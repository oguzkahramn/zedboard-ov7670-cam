==> flow/design.v <==
`timescale 1ns / 1ps
module ov7670_data_handler(
    input         CLK_25_I            ,
    input         PXL_CLK_I           ,
    input         RST_25_N_I          ,
    input         CAM_RST_I           ,
    input [7:0]   DATA_PXL_I          ,
    input         HREF_I              ,
    output        RST_O               ,
    output        PWDN_O              ,
    output        XCLK_O              ,
    output [11:0] RGB_DATA_O          ,
    output        DATA_VALID_O        ,
    output [14:0] BRAM_ADDR_O         
  );
  localparam [1:0]   IDLE_S       = 2'd0                   ;
  localparam [1:0]   FIRST_BYTE_S = 2'd1                   ;
  localparam [1:0]   SECOND_BYTE_S= 2'd2                   ;
  reg  [1:0]   data_handler_state                          ;
  reg  [11:0]  pixel_data_r                                ;
  reg          pixel_data_valid_r                          ;
  assign RGB_DATA_O     = pixel_data_r                     ;
  assign DATA_VALID_O   = pixel_data_valid_r               ;
  assign XCLK_O         = CLK_25_I                         ;
  assign RST_O          = !CAM_RST_I || RST_25_N_I         ;
  assign PWDN_O         = 1'd0                             ;
  always @(posedge PXL_CLK_I)begin
    if(!RST_25_N_I)begin
      pixel_data_r                     <= 12'd0            ;
      pixel_data_valid_r               <= 1'd0             ;
      data_handler_state               <= IDLE_S           ;
    end  
    else begin
      case(data_handler_state)
        IDLE_S : begin
          if(HREF_I)begin
            data_handler_state         <= FIRST_BYTE_S     ;
            pixel_data_r[11:8]         <= DATA_PXL_I[3:0]  ;
          end  
          else begin
            pixel_data_r               <= 12'd0            ;
            pixel_data_valid_r         <= 1'd0             ;
            data_handler_state         <= IDLE_S           ;
          end  
        end  
        FIRST_BYTE_S : begin
          pixel_data_r[7:0]            <= DATA_PXL_I       ;
          pixel_data_valid_r           <= 1'd1             ;
          data_handler_state           <= SECOND_BYTE_S    ;
        end  
        SECOND_BYTE_S : begin
          data_handler_state           <= FIRST_BYTE_S     ;
          pixel_data_valid_r           <= 1'd0             ;
          pixel_data_r[11:8]           <= DATA_PXL_I[3:0]  ;
        end  
        default: data_handler_state    <= IDLE_S           ;
      endcase
    end  
  end  
  reg  [14:0]    address_cnt_r                             ;
  localparam [14:0] MAX_ADDRESS_C     =  15'd30720         ;
  assign BRAM_ADDR_O                  = address_cnt_r      ;
  always @ (posedge PXL_CLK_I) begin
    if(!RST_25_N_I) begin
      address_cnt_r            <= 15'd0                    ;
    end  
    else begin
      if(pixel_data_valid_r)begin
        address_cnt_r          <= address_cnt_r + 15'd1    ;
      end  
      if(address_cnt_r == MAX_ADDRESS_C - 15'd1) begin
        address_cnt_r          <= 15'd0                    ;
      end
    end  
  end  
endmodule
Step by step through the tools: ov7670_data_handler
The steps from the RTL of ov7670_data_handler to its reports follow in flow order.
Line numbers count from 1 in the design file above.
{"block": "design", "design": "ov7670_data_handler", "clock": "PXL_CLK_I", "cell_library": "sky130hd", "lib_corner": "tt_025C_1v80"}

Elaborated design
Yosys after proc, flatten, opt, wreduce and memory -nomap, before mapping. Memory bits, and registers merged into a memory's read port (data or address), are not among the register bits. Print and check cells are not counted. Equal cells are merged and count once.
{"block": "op_classes", "addsub": 1, "reduce_and_logical": 9, "muxes": 8, "equal": 4, "n_logic": 1}
{"block": "ops", "cell": "8-bit case mux with 2-bit select", "count": 1}
{"block": "ops", "cell": "15-bit by 1-bit adder with 15-bit output with constant B", "count": 1}
{"block": "ops", "cell": "15-bit == test with constant B", "count": 1}
{"block": "ops", "cell": "4-bit case mux with 2-bit select", "count": 1}
{"block": "ops", "cell": "8-bit two-way mux", "count": 1}
{"block": "ops", "cell": "2-bit case mux with 3-bit select", "count": 1}
{"block": "ops", "cell": "2-bit AND reduction", "count": 2}
{"block": "ops", "cell": "2-bit nonzero test", "count": 2}
{"block": "ops", "cell": "4-bit two-way mux", "count": 1}
{"block": "ops", "cell": "3-bit nonzero test", "count": 1}
{"block": "ops", "cell": "1-bit case mux with 3-bit select", "count": 1}
{"block": "ops", "cell": "2-bit by 1-bit == test with 1-bit output with constant B", "count": 1}
{"block": "ops", "cell": "2-bit == test with constant B", "count": 1}
{"block": "ops", "cell": "2-bit != test with constant B", "count": 1}
{"block": "ops", "cell": "2-bit logical NOT", "count": 1}
{"block": "ops", "cell": "2-bit OR reduction", "count": 1}
{"block": "ops", "cell": "1-bit two-way mux", "count": 2}
{"block": "ops", "cell": "1-bit logical OR", "count": 1}
{"block": "ops", "cell": "1-bit NOT", "count": 1}
{"block": "ops", "cell": "1-bit logical NOT", "count": 1}
{"block": "word_totals", "inputBits": 13, "out_inout_bits": 31, "regBits": 30, "wordCells": 28}

Logic depth
Depth = most cells in a row (Yosys ltp): at word level without a register or memory, in the mapped netlist without a sequential cell, where the memories' decode and read muxes count.
{"block": "depth", "depth_word": 3, "abc_area": 0, "mapped_depth": 5, "depth_no_buf": 5}

Mapped cells and area
The flow's flattened synthesis, as Yosys stat reports it; memories are mapped. The netlist is that of the ABC_AREA named above (0 if unset); the other value can give another one.
{"block": "mapped", "seqArea_um2": 620.6, "area_um2": 1281.2, "buffers": 6, "mapped_cells": 134, "flip_flops": 31}
{"block": "by_type", "type": "sky130_fd_sc_hd__dfxtp_1", "count": 31, "type_area_um2": 620.595}
{"block": "by_type", "type": "sky130_fd_sc_hd__a22oi_1", "count": 12, "type_area_um2": 90.086}
{"block": "by_type", "type": "sky130_fd_sc_hd__nor2b_1", "count": 13, "type_area_um2": 81.328}
{"block": "by_type", "type": "sky130_fd_sc_hd__xnor2_1", "count": 7, "type_area_um2": 61.309}
{"block": "by_type", "type": "sky130_fd_sc_hd__nor2_1", "count": 16, "type_area_um2": 60.058}
{"block": "by_type", "type": "sky130_fd_sc_hd__xor2_1", "count": 6, "type_area_um2": 52.55}
{"block": "by_type", "type": "sky130_fd_sc_hd__nand3_1", "count": 5, "type_area_um2": 25.024}
{"block": "by_type", "type": "sky130_fd_sc_hd__nand4_1", "count": 4, "type_area_um2": 25.024}
{"block": "by_type", "type": "sky130_fd_sc_hd__buf_4", "count": 3, "type_area_um2": 22.522}
{"block": "by_type", "type": "sky130_fd_sc_hd__nand2_1", "count": 6, "type_area_um2": 22.522}
{"block": "by_type", "type": "sky130_fd_sc_hd__o31ai_4", "count": 1, "type_area_um2": 21.27}
{"block": "by_type", "type": "sky130_fd_sc_hd__and2_1", "count": 3, "type_area_um2": 18.768}
{"block": "by_type", "type": "sky130_fd_sc_hd__nor3_1", "count": 3, "type_area_um2": 15.014}
{"block": "by_type", "type": "sky130_fd_sc_hd__ha_1", "count": 1, "type_area_um2": 12.512}
{"block": "by_type", "type": "sky130_fd_sc_hd__nand2b_1", "count": 2, "type_area_um2": 12.512}
{"block": "by_type", "type": "sky130_fd_sc_hd__nand4_2", "count": 1, "type_area_um2": 12.512}
{"block": "by_type", "type": "sky130_fd_sc_hd__nor4_1", "count": 2, "type_area_um2": 12.512}
{"block": "by_type", "type": "sky130_fd_sc_hd__clkbuf_1", "count": 3, "type_area_um2": 11.261}
Not listed: further types 14, cells in them 15.

Worst setup path after synthesis
Path of least setup slack by OpenSTA after synthesis, without wires, with an ideal clock, recovery checks aside; 20% of the period is set as input and as output delay. Where synthesis merged equal registers, the netlist keeps one of their names.
{"block": "synth_timing", "kind": "register to register", "start": "register address_cnt_r[2]", "end": "register address_cnt_r[14]", "path_delay_ns": 1.524, "path_slack_ns": 0.526, "tclk_ns": 2.05, "t_first_pin_ns": 0.000, "stages": 5, "n_path_buf": 0, "required_ns": 1.984, "t_arrival_ns": 1.458, "synth_period_reached_ns": 1.524}
"path_delay_ns" is the arrival time less input delay plus setup time.
"stages": output pins that drive a net of the path, with the launching flip-flop's if there is one; two outputs of one cell count as two.
"synth_period_reached_ns" = period - worst setup slack (recovery checks aside). The figure is calculated, with input and output delays left at 20% of the set period.
Between the ends stands the longest chain of elaborated cells between them, by number of cells; it is not shown to be the way that was timed. Of several equally long chains one is given.
Each line given opens the expression or statement behind the cell; cells for indexed reads and writes are added by Yosys, which also makes memories of some case tables.
At most two assigning lines are given for a register; there are more.
{"block": "synth_via", "path_cell_list": "sky130_fd_sc_hd__dfxtp_1 sky130_fd_sc_hd__and4_1 sky130_fd_sc_hd__nand2_1 sky130_fd_sc_hd__or4_4 sky130_fd_sc_hd__a21oi_2", "elab_chain_len": 2, "cone_cells": 3}
{"block": "synth_lines", "element": "start, declared", "line_no": 60, "text": "reg  [14:0]    address_cnt_r                             ;"}
{"block": "synth_lines", "element": "start, assigned", "line_no": 65, "text": "address_cnt_r            <= 15'd0                    ;"}
{"block": "synth_lines", "element": "start, assigned", "line_no": 69, "text": "address_cnt_r          <= address_cnt_r + 15'd1    ;"}
{"block": "synth_lines", "element": "15-bit == test", "line_no": 71, "text": "if(address_cnt_r == MAX_ADDRESS_C - 15'd1) begin"}
{"block": "synth_lines", "element": "2-bit OR reduction"}
{"block": "synth_lines", "element": "end, assigned", "line_no": 69}
{"block": "synth_lines", "element": "end, assigned", "line_no": 72, "text": "address_cnt_r          <= 15'd0                    ;"}
{"block": "synth_lines", "element": "end, declared", "line_no": 60}

Timing after layout
Path of least setup slack in the final report of job 1 (OpenROAD, finished layout, wires in). Where an end is a register, its clock arrival counts in the times.
{"block": "layout_timing", "kind": "input to output", "start": "input port RST_25_N_I", "end": "output port RST_O", "t_arrival_ns": 1.48, "in_delay_ns": 0.40, "tclk_ns": 2.0, "path_slack_ns": 0.12, "required_ns": 1.60, "n_path_buf": 2, "t_first_pin_ns": 0.40, "stages": 3}
Between the ends stands the longest chain of elaborated cells between them, by number of cells; it is not shown to be the way that was timed. Of several equally long chains one is given.
{"block": "layout_via", "path_cell_list": "sky130_fd_sc_hd__clkdlybuf4s15_1 sky130_fd_sc_hd__nand2b_1 sky130_fd_sc_hd__clkdlybuf4s50_1", "elab_chain_len": 1, "cone_cells": 1}
{"block": "layout_lines", "element": "start, declared", "line_no": 5, "text": "input         RST_25_N_I          ,"}
{"block": "layout_lines", "element": "1-bit logical OR", "line_no": 25, "text": "assign RST_O          = !CAM_RST_I || RST_25_N_I         ;"}
{"block": "layout_lines", "element": "end, declared", "line_no": 9, "text": "output        RST_O               ,"}

Measured results for ov7670_data_handler: 2 stored runs of the Yosys and OpenROAD flow on sky130hd. The settings differ; the order carries no meaning. The constraints put input and output delay at 20% of the set period each and load the outputs with 0.01 pF.
"period_reached_ns" is the run's clock period less its worst setup slack. It is reckoned from that one timing run; input and output delays stay at 20% of the period that was set.
By "worst_path_allowed_less_slack_ns" is meant the share of the clock period that the worst setup path is allowed (20% is reserved at inputs, 20% at outputs), minus its slack. Clock arrival times at its registers enter into it.
"power.total_mw": no workload was simulated; the value follows from the tool's default switching activity.

{"run": "job 1", "settings": { "period_ns": 2.0, "CORE_UTILIZATION": 15, "PLACE_DENSITY_LB_ADDON": 0.28, "CORE_MARGIN": 9, "CELL_PAD_IN_SITES_GLOBAL_PLACEMENT": 2, "CELL_PAD_IN_SITES_DETAIL_PLACEMENT": 2, "GPL_TIMING_DRIVEN": 0, "CAP_MARGIN": 30, "MIN_ROUTING_LAYER": "met2", "SLEW_MARGIN": 20 }, "results": { "ys_area_um2": 1281.2, "dieArea_um2": 12192.6, "post_route_stdcell_area_um2": 1940.6, "finalUtil_pct": 23.5, "worst_setup_slack_ns": 0.119, "tns_ns": 0.000, "hold_ws_ns": 0.496, "power.total_mw": 1.432, "period_reached_ns": 1.881, "worst_path_allowed_less_slack_ns": 1.08, "critical_path_kind": "input to output" }}
{"run": "job 2", "settings": { "period_ns": 1.59, "CAP_MARGIN": 20, "CORE_MARGIN": 2, "CORE_UTILIZATION": 40, "SLEW_MARGIN": 20 }, "results": { "ys_area_um2": 1281.2, "dieArea_um2": 3671.8, "post_route_stdcell_area_um2": 1925.6, "finalUtil_pct": 63.1, "worst_setup_slack_ns": 0.059, "tns_ns": 0.000, "hold_ws_ns": 0.495, "power.total_mw": 1.604, "period_reached_ns": 1.531, "worst_path_allowed_less_slack_ns": 1.21, "critical_path_kind": "register to output" }}
